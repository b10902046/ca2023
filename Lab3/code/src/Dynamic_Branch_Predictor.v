==> flow/design.v <==
module branch_predictor
(
    clk_i, 
    rst_i,
    ALUResult_i, 
    EX_Branch_i,
    EX_PC_i,
    Predict_i,
    EX_immExtended_i, 
	predict_o,
    PC_o, 
    Predict_wrong_o,
);
input clk_i, rst_i;
input EX_Branch_i;
input Predict_i;
input [31:0] ALUResult_i;
input [31:0] EX_PC_i;
input [31:0] EX_immExtended_i;
output predict_o, Predict_wrong_o;
output [31:0] PC_o;
reg [1:0] FSM;                                          
assign predict_o = (FSM[1] == 1) ? 1 : 0;               
assign Predict_wrong_o = (EX_Branch_i && (Predict_i != (ALUResult_i == 0))) ? 1 : 0;      
assign PC_o = (Predict_i) ? EX_PC_i + 4 : EX_PC_i + (EX_immExtended_i << 1);              
always@(posedge clk_i or negedge rst_i) begin
    if(~rst_i) begin
        FSM <= 2'b11;
    end 
    else if(EX_Branch_i) begin
        if(Predict_i == (ALUResult_i == 0)) begin  
            if(FSM[1]) begin 
                FSM = 2'b11;
            end
            else begin
                FSM = 2'b00;
            end
        end
        else begin  
            if(FSM == 2'b11) begin
                FSM <= 2'b10;
            end
            else if(FSM == 2'b10) begin
                FSM <= 2'b01;
            end 
            else if(FSM == 2'b01) begin
                FSM <= 2'b10;
            end 
            else begin
                FSM <= 2'b01;
            end
        end
    end
end
endmodule
# --- Reports on branch_predictor ---
# The steps from the RTL of branch_predictor to its reports follow in flow order.
# Line numbers count from 1 in the design file above.
# Library cell names are shortened.
setup:
  design: "branch_predictor"
  clk_port: "clk_i"
  cell_library: "sky130hd"
  lib_corner: "tt_025C_1v80"

# --- Word level ---
# Counts by Yosys on the flattened word-level netlist (proc, flatten, opt, wreduce; memories kept). Register bits leave out memories and registers merged into their read ports (data or address); mux counts leave out enables and synchronous resets folded into registers. Print and check cells are left out. Cells with the same type and inputs are merged into one.
word_totals:
  register_bits: 2
  in_bits: 100
  output_inout_bits: 34
  wordCells: 18
classes:
  addsub: 2
  eq_ne: 5
  n_mux: 8
  reduce_logical: 2
ops:
  columns: ["operator", "n"]
  rows:
  - ["32-bit by 3-bit adder with 32-bit output with constant B", 1]
  - ["32-bit adder", 1]
  - ["32-bit zero test", 1]
  - ["32-bit two-way mux", 1]
  - ["2-bit two-way mux", 5]
  - ["2-bit equality test with constant B", 2]
  - ["2-bit by 1-bit equality test with 1-bit output with constant B", 1]
  - ["1-bit two-way mux", 2]
  - ["1-bit equality test", 1]
  - ["1-bit != test", 1]
  - ["1-bit logical AND", 1]

# --- Longest topological paths ---
# Yosys ltp: most cells in a row. Word level: on the elaborated netlist, between registers, memories and ports. Mapped: between sequential cells and ports; inverters and the memories' decode and read muxes count.
logic_depth:
  word_depth: 5
  ABC_AREA: 0
  ltp_mapped: 10
  mapped_depth_nobuf: 10

# --- Netlist ---
# Source: synth_stat.txt of the flow (Yosys; design flattened, memories mapped). It holds for the ABC_AREA given above (unset counts as 0); a run with the other value may have another netlist.
synth_totals:
  stdcells: 427
  synth_area_mm2: 0.002874
  sequential_area_mm2: 0.0000526
  flip_flops: 2
  n_buf: 14
types:
  columns: ["type", "n", "type_area_um2"]
  rows:
  - ["ha_1", 31, 387.872]
  - ["nand2_1", 64, 240.23]
  - ["xnor2_1", 25, 218.96]
  - ["a21oi_1", 35, 175.168]
  - ["xor2_1", 19, 166.41]
  - ["o21ai_0", 28, 140.134]
  - ["a21o_1", 16, 120.115]
  - ["nor2_1", 24, 90.086]
  - ["nand4_1", 13, 81.328]
  - ["nand3_1", 15, 75.072]
  - ["nor4_1", 10, 62.56]
  - ["inv_1", 15, 56.304]
  - ["dfstp_2", 2, 52.55]
  - ["o21bai_1", 7, 52.55]
  - ["nor3_1", 9, 45.043]
  - ["nor3b_1", 6, 45.043]
  - ["o21a_1", 6, 45.043]
  - ["nand2b_1", 6, 37.536]
# Not listed: further types 45, cells in them 96.

# --- Worst setup path after synthesis ---
# Path of least setup slack by OpenSTA after synthesis, without wires, with an ideal clock, recovery checks aside; 20% of the period is set as input and as output delay. Where synthesis merged equal registers, the netlist keeps one of their names.
synth_timing:
  path_type: "input to output"
  startpoint: "input port EX_PC_i[1]"
  endpoint: "output port PC_o[31]"
  clock_period_ns: 3.57
  in_delay_ns: 0.714
  out_delay_ns: 0.714
  launch_ns: 0.714
  arrival_ns: 2.898
  t_required_ns: 2.856
  path_slack_ns: -0.042
  delay_ns: 2.184
  stages: 10
  n_path_buf: 0
  period_less_setup_slack_ns: 3.612
# "delay_ns" = arrival - input delay + setup time.
# At an output port there is no setup time.
# "stages" counts driving pins, that of a launching flip-flop among them; a cell with two outputs on the path counts twice.
# "period_less_setup_slack_ns" = period - worst setup slack (recovery checks aside). The figure is calculated, with input and output delays left at 20% of the set period.
# Between the ends stands the longest chain of elaborated cells between them, by number of cells; it is not shown to be the way that was timed. Of several equally long chains one is given.
# A line is the first line of the expression or statement that the cell stems from. Yosys adds cells for indexed reads and writes and turns some case tables into memories.
synth_via:
  path_cell_list: "ha_1 inv_1 fa_1 nor2b_1 o2111ai_1 a211o_1 a21oi_1 o211a_1 o21ai_0 nor4b_1"
  elab_chain_cells: 2
  cone_cells: 3
  lines_between: 1
  cone_classes: "2 x add/sub; 1 x mux"
synth_lines:
  columns: ["item", "line_no", "source"]
  rows:
  - ["start, declared", 18, "input [31:0] EX_PC_i;"]
  - ["32-bit adder", 25, "assign PC_o = (Predict_i) ? EX_PC_i + 4 : EX_PC_i + (EX_immExtended_i << 1);"]
  - ["32-bit two-way mux", 25, null]
  - ["end, declared", 21, "output [31:0] PC_o;"]

# --- Path in the finished layout ---
# From the final timing report of run B: the path of least setup slack in the routed layout; clock arrival at registers is part of the times.
layout_timing:
  path_type: "input to output"
  startpoint: "input port EX_PC_i[1]"
  endpoint: "output port PC_o[27]"
  clock_period_ns: 5.97
  in_delay_ns: 1.19
  out_delay_ns: 1.19
  launch_ns: 1.19
  arrival_ns: 4.55
  t_required_ns: 4.78
  path_slack_ns: 0.23
  stages: 12
  n_path_buf: 2
# Between the ends stands the longest chain of elaborated cells between them, by number of cells; it is not shown to be the way that was timed. Of several equally long chains one is given.
layout_via:
  path_cell_list: "clkdlybuf4s50_1 ha_1 inv_1 fa_1 nor2b_1 o2111ai_1 a211o_1 a21oi_2 o211ai_1 a2111oi_1 a211oi_2 clkdlybuf4s50_1"
  elab_chain_cells: 2
  cone_cells: 3
  lines_between: 1
  cone_classes: "2 x add/sub; 1 x mux"
layout_lines:
  columns: ["item", "line_no", "source"]
  rows:
  - ["start, declared", 18, "input [31:0] EX_PC_i;"]
  - ["32-bit adder", 25, "assign PC_o = (Predict_i) ? EX_PC_i + 4 : EX_PC_i + (EX_immExtended_i << 1);"]
  - ["32-bit two-way mux", 25, null]
  - ["end, declared", 21, "output [31:0] PC_o;"]

# branch_predictor through Yosys and OpenROAD on sky130hd: 2 stored runs, unordered, with their settings and measured results. The constraints put input and output delay at 20% of the set period each and load the outputs with 0.01 pF.
# "period_less_ws_ns" = clock period - worst setup slack. The figure is calculated, with input and output delays left at 20% of the set period.
# "worst_path_ns" = time allowed to the worst setup path (clock period - input delay - output delay, where it has them) - its slack; a late launch clock adds to it, a late capture clock takes from it.
# "design_power_uw": no workload was simulated; the value follows from the tool's default switching activity.
runs:
  - name: "run A"
    settings:
      period_ns: 4.44
      CORE_UTILIZATION: 59
      SETUP_SLACK_MARGIN: 0.61
      PLACE_DENSITY_LB_ADDON: 0.1
      CELL_PAD_IN_SITES_DETAIL_PLACEMENT: 1
      TNS_END_PERCENT: 5
      SLEW_MARGIN: 15
      MAX_ROUTING_LAYER: "met5"
      CAP_MARGIN: 20
      CORE_MARGIN: 2
    outcome: "incomplete, placement halted on FLW-0024"
  - name: "run B"
    settings:
      period_ns: 5.97
      CAP_MARGIN: 20
      CORE_MARGIN: 2
      CORE_UTILIZATION: 40
      SLEW_MARGIN: 20
    results:
      setup_worst_slack_ns: 0.229
      cell_area_final_mm2: 0.0042941
      fin_hold_ws_ns: 0.630
      worst_path_ns: 3.35
      worstPathKind: "input to output"
      ys_area_mm2: 0.002874
      period_less_ws_ns: 5.741
      total_negative_slack_ns: 0.000
      finalUtil_pct: 62.5
      die_footprint_mm2: 0.0078792
      design_power_uw: 480.8
